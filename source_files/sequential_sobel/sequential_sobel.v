==> flow/design.v <==
`timescale 1ns / 1ps
module sequential_sobel(
    input [7:0] current_in,
    input [7:0] left_in, right_in,
    input [9:0] left_intermediate, right_intermediate,
    output [9:0] current_intermediate,
    output reg[7:0] sobel_out,
    input clk
    );
    wire [9:0] sobel_X_out, sobel_Y_out;
    reg [9:0] sobel_X_reg, sobel_Y_reg;
    reg [10:0] sobel_reg;
    sequential_sobel_X X_filter(.current_in(current_in), .left_intermediate(left_intermediate), .right_intermediate(right_intermediate), 
      .current_intermediate(current_intermediate), .sobel_X_out(sobel_X_out), .clk(clk));
    sequential_sobel_Y Y_filter(.current_in(current_in), .left_in(left_in), .right_in(right_in), .sobel_Y_out(sobel_Y_out), .clk(clk));
    always @(posedge clk) begin
        sobel_X_reg <= sobel_X_out;
        sobel_Y_reg <= sobel_Y_out;
        sobel_reg <= sobel_X_reg + sobel_Y_reg;
        sobel_out <= sobel_reg[10]?8'd255:sobel_reg[9:2];
    end
endmodule
`timescale 1ns / 1ps
module sequential_sobel_X(
    input [7:0] current_in,
    input [9:0] left_intermediate,
    input [9:0] right_intermediate,
    output reg [9:0] current_intermediate,
    output [9:0] sobel_X_out,
    input clk
    );
    reg [7:0] shift_add_reg [1:0];
    reg [9:0] add_reg;
    reg [10:0] sobel_X_signed;
    always @(posedge clk) begin
        shift_add_reg[0] <= current_in;
        shift_add_reg[1] <= shift_add_reg[0];
        add_reg <= current_in + shift_add_reg[1];
        current_intermediate <= add_reg + {shift_add_reg[1], 1'b0};
        sobel_X_signed <= right_intermediate - left_intermediate;
    end
    assign sobel_X_out = sobel_X_signed[10]?~sobel_X_signed[9:0]+1:sobel_X_signed[9:0];
endmodule
`timescale 1ns / 1ps
module sequential_sobel_Y(
    input [7:0] current_in,
    input [7:0] left_in,
    input [7:0] right_in,
    output [9:0] sobel_Y_out,
    input clk
    );
    reg [8:0] current_in_shifted;
    reg [8:0] left_right_add;
    reg [9:0] add_reg [2:0];
    reg[10:0] sobel_Y_reg;
    always @ (posedge clk)begin
        left_right_add <= left_in + right_in;
        current_in_shifted <= {current_in, 1'b0};
        add_reg[0] <= current_in_shifted + left_right_add;
        add_reg[1] <= add_reg[0];
        add_reg[2] <= add_reg[1];
        sobel_Y_reg <= add_reg[2] - add_reg[0];
    end
    assign sobel_Y_out = (sobel_Y_reg[10]==1)?~sobel_Y_reg[9:0]+1:sobel_Y_reg[9:0];
endmodule
======== From RTL to reports: sequential_sobel ========
The steps from the RTL of sequential_sobel to its reports follow in flow order.
Lines are those of the file above, counted from 1.
Operators: Yosys type, input widths -> output width; for muxes data width and select width s.
Library cell names are shortened.
A cell with n/a has no value.
design
  design top .............................. sequential_sobel
  clock port .............................. clk
  standard-cell library ................... sky130hd
  corner .................................. tt_025C_1v80

======== Word-level counts ========
Source: Yosys, flattened and elaborated. Widths are those after wreduce; folded enables and synchronous resets count as part of the registers. Registers that Yosys merges into a memory's read port (data or address) are not register bits. Print and check cells do not count.
bit counts
  bits in read-only memories .............. 0
  flip-flop bits (word level) ............. 144
  memories ................................ 0
  bits in latches ......................... 0
  clocked read ports x word width ......... 0
  input port bits ......................... 45
  RAM bits ................................ 0
  word-level cells ........................ 28
operators by class
  add/subtract/negate cells ............... 9
  div/mod/pow operators ................... 0
  multiply operators ...................... 0
  shift operators ......................... 0
  mux-type cells .......................... 2
  eq/ne operators ......................... 0
  reduce/logical cells .................... 0
  bitwise gates (word level) .............. 2
  $lt $le $gt $ge ......................... 0
operator list
  cell                   number
  $sub 10x10->11         2
  $add 10x1->10 const B  2
  $not 10->10            2
  $mux 10                2
  $add 8x8->9            2
  $add 10x10->11         1
  $add 10x9->10          1
  $add 9x9->10           1

======== Longest topological paths ========
Depth = most cells in a row (Yosys ltp): at word level without a register or memory, in the mapped netlist without a sequential cell, where the memories' decode and read muxes count.
logic depth
  depth in word-level cells ............... 3
  ABC_AREA ................................ 0
  gate-level depth with buffers ........... 9

======== Synthesis result ========
Source: synth_stat.txt of the flow (Yosys; design flattened, memories mapped). It holds for the ABC_AREA given above (unset counts as 0); a run with the other value may have another netlist.
The area totals of this step are shown rounded.
synthesis totals
  standard cells after synthesis .......... 502
  flip-flops .............................. 133
  chip area (Yosys) ....................... 5436 µm²
  sequential part of the area ............. 2663 µm²
cell types
  cell       number  area in all (µm²)
  dfxtp_1    133     2.66E+03
  ha_1       63      788.256
  xnor2_1    38      332.819
  xor2_1     24      210.202
  a21oi_1    34      170.163
  inv_1      36      135.13
  fa_1       6       120.115
  a21o_1     13      97.594
  nand2_1    22      82.579
  o21ai_0    16      80.077
  or2_2      12      75.072
  nor3_1     12      60.058
  o31ai_1    8       60.058
  nor2_1     15      56.304
  nand3_1    8       40.038
  nand2b_1   6       37.536
  a31oi_1    5       31.28
  a2111oi_4  1       27.526
Other cell types: 25; their cells: 50.
By module: a second synthesis without flattening, with its own total; a netlist apart from the flattened one above.
unflattened totals
  cells (unflattened synthesis) ........... 518
  area total of the unflattened synthesis .. 5710 µm²
Rows give one instance, submodules left out.
modules
  module              area (µm²)  times used  sequential area (µm²)  cells
  sequential_sobel_Y  2386        1           1161                   219
  sequential_sobel_X  2146        1           920.9                  207
  sequential_sobel    1179        1           740.7                  92

======== Worst setup path after synthesis ========
OpenSTA on the mapped netlist: ideal clock, no wires. The path of least setup slack (recovery checks aside). Input and output delay are each 20% of the period. Register names are those of the netlist, which keeps one name where synthesis merged equal registers.
timing after synthesis
  kind .................................... input port to flip-flop
  start ................................... input port current_in[0]
  end ..................................... register X_filter.add_reg[6]
  setup slack ............................. 694 ps
  delay of the path ....................... 1497 ps
  data arrival time ....................... 1973 ps
  period .................................. 2740 ps
  stages .................................. 7
  required time ........................... 2668 ps
  synthesis period reached ................ 2046 ps
"delay of the path" is the arrival time less input delay plus setup time.
"stages" counts driving pins, that of a launching flip-flop among them; a cell with two outputs on the path counts twice.
"synthesis period reached" is the clock period less the worst setup slack; recovery checks do not enter. This is arithmetic on one report: input and output delays are still those of the set period (20% each).
The rows between start and end are the longest chain of elaborated cells between them; the timing report does not say that the signal goes this way. Where chains are equally long, one stands for them.
Each line given opens the expression or statement behind the cell; cells for indexed reads and writes are added by Yosys, which also makes memories of some case tables.
on the way, after synthesis
  cells stage by stage .................... ha_1 > fa_1 > a21o_1 > a21oi_1 > nor2_1 > a211oi_1 > xnor2_1
  cells in the longest elaborated chain ... 1
  elaborated cells between the ends (all ways) .. 1
  RTL lines with such cells ............... 1
ends and longest elaborated chain, after synthesis
  what         line  text
  from (decl)  3     input [7:0] current_in,
  $add 8x8->9  38    add_reg <= current_in + shift_add_reg[1];
  to (assign)  38
  to (decl)    33    reg [9:0] add_reg;

======== Timing after layout ========
From the final timing report of entry A: the path of least setup slack in the routed layout; clock arrival at registers is part of the times.
The path's times are printed in steps of 10 ps; the period is the one set.
timing after layout
  kind .................................... flip-flop to flip-flop
  start ................................... register Y_filter.add_reg[2][0]
  end ..................................... register Y_filter.sobel_Y_reg[10]
  data arrival time ....................... 2240 ps
  stages .................................. 10
  required time ........................... 1640 ps
  period .................................. 1290 ps
  setup slack ............................. -590 ps
The rows between start and end are the longest chain of elaborated cells between them; the timing report does not say that the signal goes this way. Where chains are equally long, one stands for them.
on the way, after layout
  cells stage by stage .................... dfxtp_2 > inv_2 > ha_4 > inv_2 > fa_2 > a21o_1 > a2111oi_4 > buf_4 > o31ai_2 > a21oi_1
  cells in the longest elaborated chain ... 1
  elaborated cells between the ends (all ways) .. 1
  RTL lines with such cells ............... 1
ends and longest elaborated chain, after layout
  what            line  text
  from (decl)     54    reg [9:0] add_reg [2:0];
  from (assign)   61    add_reg[2] <= add_reg[1];
  $sub 10x10->11  62    sobel_Y_reg <= add_reg[2] - add_reg[0];
  to (assign)     62
  to (decl)       55    reg[10:0] sobel_Y_reg;

==> runs of sequential_sobel <==
Record of 2 stored runs of the RTL-to-layout flow on sequential_sobel, platform sky130hd. The runs are unordered. Constraints: input delay and output delay 20% of the set period each, output load 0.01 pF.
"achieved period" means the clock period less the worst setup slack. The figure is calculated, with input and output delays left at 20% of the set period.
"time of the worst setup path": the worst setup path's part of the clock period (all of it between registers, 20% less for each end at a port) less its slack. A launch clock that arrives late makes it longer, a capture clock that arrives late makes it shorter.
"total power of the final layout": no workload was simulated; the value follows from the tool's default switching activity.
"time of the worst setup path" is known to 10 ps.
Results are given in rounded form.

======== entry A ========
==> flow/run.sh <==
#!/bin/bash
# the make line also repeats the synthesis and layout settings of config.mk as NAME=value (left out here)
make -C /OpenROAD-flow-scripts/flow DESIGN_CONFIG=/design/flow/config.mk WORK_HOME=/design/flow/orfs CLKGATE_MAP_FILE= finish
==> flow/config.mk <==
export PLATFORM = sky130hd
export DESIGN_NAME = sequential_sobel
export DESIGN_NICKNAME = sequential_sobel
export VERILOG_FILES = /design/flow/design.v
export SDC_FILE = /design/flow/constraint.sdc
export NUM_CORES = 4
export LEC_CHECK = 0
export CAP_MARGIN = 20
export CORE_MARGIN = 2
export CORE_UTILIZATION = 40
export SLEW_MARGIN = 20
==> flow/constraint.sdc <==
create_clock -name core_clock -period 1.29 [get_ports {clk}]
set_input_delay 0.2580 -clock core_clock [delete_from_list [all_inputs] [get_ports {clk}]]
set_output_delay 0.2580 -clock core_clock [all_outputs]
set_load 0.01 [all_outputs]

-------- measured, entry A --------
  mapped cell area after synthesis ........ 5436 µm²
  die outline area ........................ 14540 µm²
  standard-cell area after routing ........ 8672 µm²
  utilization of the finished layout ...... 65.5 %
  worst slack on setup checks ............. -594 ps
  final setup TNS ......................... -8874 ps
  post-route worst hold slack ............. 106 ps
  total power of the final layout ......... 0.0196 W
  achieved period ......................... 1884 ps
  time of the worst setup path ............ 1880 ps
  critical path type ...................... flip-flop to flip-flop

======== entry B ========
==> flow/run.sh <==
#!/bin/bash
# the make line also repeats the synthesis and layout settings of config.mk as NAME=value (left out here)
make -C /OpenROAD-flow-scripts/flow DESIGN_CONFIG=/design/flow/config.mk WORK_HOME=/design/flow/orfs CLKGATE_MAP_FILE= finish
==> flow/config.mk <==
export PLATFORM = sky130hd
export DESIGN_NAME = sequential_sobel
export DESIGN_NICKNAME = sequential_sobel
export VERILOG_FILES = /design/flow/design.v
export SDC_FILE = /design/flow/constraint.sdc
export NUM_CORES = 4
export LEC_CHECK = 0
export CAP_MARGIN = 0
export CELL_PAD_IN_SITES_GLOBAL_PLACEMENT = 3
export CORE_ASPECT_RATIO = 1.94
export CORE_MARGIN = 2
export CORE_UTILIZATION = 61
export GPL_ROUTABILITY_DRIVEN = 0
export PLACE_DENSITY_LB_ADDON = 0.04
export SETUP_SLACK_MARGIN = -0.19
export SLEW_MARGIN = 20
==> flow/constraint.sdc <==
create_clock -name core_clock -period 2.27 [get_ports {clk}]
set_input_delay 0.4540 -clock core_clock [delete_from_list [all_inputs] [get_ports {clk}]]
set_output_delay 0.4540 -clock core_clock [all_outputs]
set_load 0.01 [all_outputs]

-------- entry B --------
  did not finish, placement stopped with FLW-0024
