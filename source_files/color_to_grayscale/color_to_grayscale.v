==> flow/design.v <==
`timescale 1ns / 1ps
module color_to_grayscale(
    input [7:0] R_in,G_in,B_in,
    input clk,
    output [7:0] grayscale_out
    );
    reg [11:0]temp_out;
    reg [11:0]temp_Rout;
    reg [11:0]temp_Gout;
    reg [11:0]temp_Bout;
    always@(posedge clk)begin
       temp_Rout <= R_in*5;
       temp_Gout <= G_in*5;
       temp_Bout <= B_in*5;
       temp_out <= temp_Rout+temp_Gout+temp_Bout;    
    end
    assign grayscale_out = temp_out[11:4];
endmodule
==> Tool chain data of color_to_grayscale <==
The steps from the RTL of color_to_grayscale to its reports follow in flow order.
Lines are those of the file above, counted from 1.
Operators carry their Yosys type and port widths (W data, S select, Z words).
Cell names lack the library's common part.
{ "inputs": {"top": "color_to_grayscale", "clock_port": "clk", "lib": "sky130hd", "pvt_corner": "tt_025C_1v80"} }

==> Elaborated design <==
Source: Yosys, flattened and elaborated, memories not mapped. Widths are those after wreduce; folded enables and synchronous resets count as part of the registers. Registers that Yosys merges into a memory's read port (data or address) are not register bits. Print and check cells do not count. Equal cells are merged and count once.
{ "word_totals": {"elab_cells": 9, "register_bits": 45, "input_bits": 25} }
{ "op_classes": {"addsub": 2, "multipliers": 3} }
{ "op_table": {"columns": ["op", "n"], "rows": [
  ["$mul A8 B3 Y11 const B", 3],
  ["$add A11 B11 Y12", 1],
  ["$add A12 B11 Y12", 1]
]} }

==> Logic depth <==
Yosys ltp: most cells in a row. Word level: on the elaborated netlist, between registers, memories and ports. Mapped: between sequential cells and ports; inverters and the memories' decode and read muxes count.
{ "depth": {"depth_word": 2, "abc_area": 0, "mapped_depth": 8, "ltp_nobuf": 8} }

==> Mapped cells and area <==
The flow's flattened synthesis, as Yosys stat reports it; memories are mapped. The netlist is that of the ABC_AREA named above (0 if unset); the other value can give another one.
The area totals of this step are shown rounded.
{ "mapped": {"ff_cells": 41, "seq_area_um2": 820, "stdcells": 244, "yosys_area_um2": 2600} }
{ "by_type": {"columns": ["cell_type", "n"], "rows": [
  ["dfxtp_1", 41],
  ["ha_1", 46],
  ["fa_1", 13],
  ["inv_1", 28],
  ["xnor2_1", 11],
  ["nor3_1", 14],
  ["o21a_1", 9],
  ["a21o_1", 7],
  ["nand2b_1", 7],
  ["nor2_1", 11],
  ["a21oi_1", 8],
  ["nor2b_1", 6],
  ["a41oi_2", 2],
  ["a211oi_1", 4],
  ["o221ai_2", 2],
  ["a221oi_1", 3],
  ["o211ai_1", 3],
  ["a2111oi_1", 2]
]} }
Other cell types: 14; their cells: 27.

==> Timing after synthesis <==
Source: OpenSTA report_checks on the synthesized netlist (no wires, ideal clock, input and output delay 20% of the period each), path of least setup slack; recovery checks are left aside. Register names are those of the netlist, which keeps one name where synthesis merged equal registers.
{ "synth_path": {"path_kind": "reg-to-reg", "start": "register temp_Rout[3]", "end": "register temp_out[10]", "delay_ns": 2.059, "stages": 9, "t_arrival_ns": 1.964, "t_first_pin_ns": 0.000, "period_ns": 2.47, "path_slack_ns": 0.411, "setup_time_ns": 0.095, "n_path_buf": 0, "synth_period_reached_ns": 2.059} }
"delay_ns" is the arrival time less input delay plus setup time.
"stages": output pins that drive a net of the path, with the launching flip-flop's if there is one; two outputs of one cell count as two.
"synth_period_reached_ns" = period - worst setup slack (recovery checks aside). The figure is calculated, with input and output delays left at 20% of the set period.
The rows between start and end are the longest chain of elaborated cells between them; the timing report does not say that the signal goes this way. Where chains are equally long, one stands for them.
A line is the first line of the expression or statement that the cell stems from. Yosys adds cells for indexed reads and writes and turns some case tables into memories.
{ "synth_between": {"path_cell_list": "dfxtp_1 inv_1 fa_1 inv_1 ha_1 a21oi_1 o221ai_2 a211o_1 o311ai_1", "elab_chain_cells": 2, "cone_cells": 2} }
{ "synth_rtl": {"columns": ["element", "line_no", "rtl"], "rows": [
  ["from (assign)", 12, "temp_Rout <= R_in*5;"],
  ["$add A11 B11 Y12", 15, "temp_out <= temp_Rout+temp_Gout+temp_Bout;"],
  ["$add A12 B11 Y12", 15, null],
  ["to (assign)", 15, null],
  ["to (decl)", 7, "reg [11:0]temp_out;"]
]} }

==> Worst path after layout <==
From the final timing report of job 1: the path of least setup slack in the routed layout; clock arrival at registers is part of the times.
{ "layout_path": {"path_kind": "reg-to-reg", "start": "register temp_Rout[3]", "end": "register temp_out[7]", "stages": 10, "t_arrival_ns": 2.30, "setup_time_ns": 0.11, "period_ns": 2.18, "path_slack_ns": 0.06, "t_first_pin_ns": 0.29, "n_path_buf": 1} }
The rows between start and end are the longest chain of elaborated cells between them; the timing report does not say that the signal goes this way. Where chains are equally long, one stands for them.
{ "layout_between": {"path_cell_list": "dfxtp_2 inv_2 fa_1 inv_2 ha_4 nand4b_1 o221ai_4 nand2_2 buf_4 xnor2_1", "elab_chain_cells": 2, "cone_cells": 2} }
{ "layout_rtl": {"columns": ["element", "line_no", "rtl"], "rows": [
  ["from (assign)", 12, "temp_Rout <= R_in*5;"],
  ["$add A11 B11 Y12", 15, "temp_out <= temp_Rout+temp_Gout+temp_Bout;"],
  ["$add A12 B11 Y12", 15, null],
  ["to (assign)", 15, null],
  ["to (decl)", 7, "reg [11:0]temp_out;"]
]} }

==> runs of color_to_grayscale <==
Stored flow runs of color_to_grayscale (2 of them; Yosys, OpenROAD, sky130hd). They differ in their settings and are not a sequence. Constraints: input delay and output delay 20% of the set period each, output load 0.01 pF.
"period_reached_ns" means the clock period less the worst setup slack. The figure is calculated, with input and output delays left at 20% of the set period.
"timing.worst_path_ns": the worst setup path's part of the clock period (all of it between registers, 20% less for each end at a port) less its slack. A launch clock that arrives late makes it longer, a capture clock that arrives late makes it shorter.
By "total_power_uw" is meant OpenSTA's value without simulated activity: inputs other than the clock are taken to toggle once in ten clock periods, and the tool carries that through the logic.
Values from the reports are rounded here.
[
  {
    "run": "job 1",
    "settings": { "period_ns": 2.18, "CAP_MARGIN": 20, "CORE_MARGIN": 2, "CORE_UTILIZATION": 40, "SLEW_MARGIN": 20 },
    "results": { "post_synth_area_um2": 2600, "design_die_area_um2": 7000, "setup_worst_slack_ns": 0.056, "total_power_uw": 3600, "cell_area_final_um2": 3500, "period_reached_ns": 2.124, "holdWs_ns": 0.29, "final_util_pct": 56, "timing.worst_path_ns": 2.12, "path_kind": "reg-to-reg", "tns_setup_ns": 0.000 }
  },
  {
    "run": "job 2",
    "settings": { "period_ns": 1.84, "CORE_UTILIZATION": 36, "PLACE_DENSITY_LB_ADDON": 0.2, "CORE_ASPECT_RATIO": 1.5, "CORE_MARGIN": 7, "CELL_PAD_IN_SITES_GLOBAL_PLACEMENT": 2, "CELL_PAD_IN_SITES_DETAIL_PLACEMENT": 2, "GPL_ROUTABILITY_DRIVEN": 1, "CTS_CLUSTER_DIAMETER": 41, "CAP_MARGIN": 30, "MIN_ROUTING_LAYER": "met2", "SLEW_MARGIN": 20 },
    "results": { "post_synth_area_um2": 2600, "design_die_area_um2": 9700, "setup_worst_slack_ns": -0.49, "total_power_uw": 5200, "cell_area_final_um2": 3900, "period_reached_ns": 2.332, "holdWs_ns": 0.18, "final_util_pct": 57, "timing.worst_path_ns": 2.33, "path_kind": "reg-to-reg", "tns_setup_ns": -2.9 }
  }
]
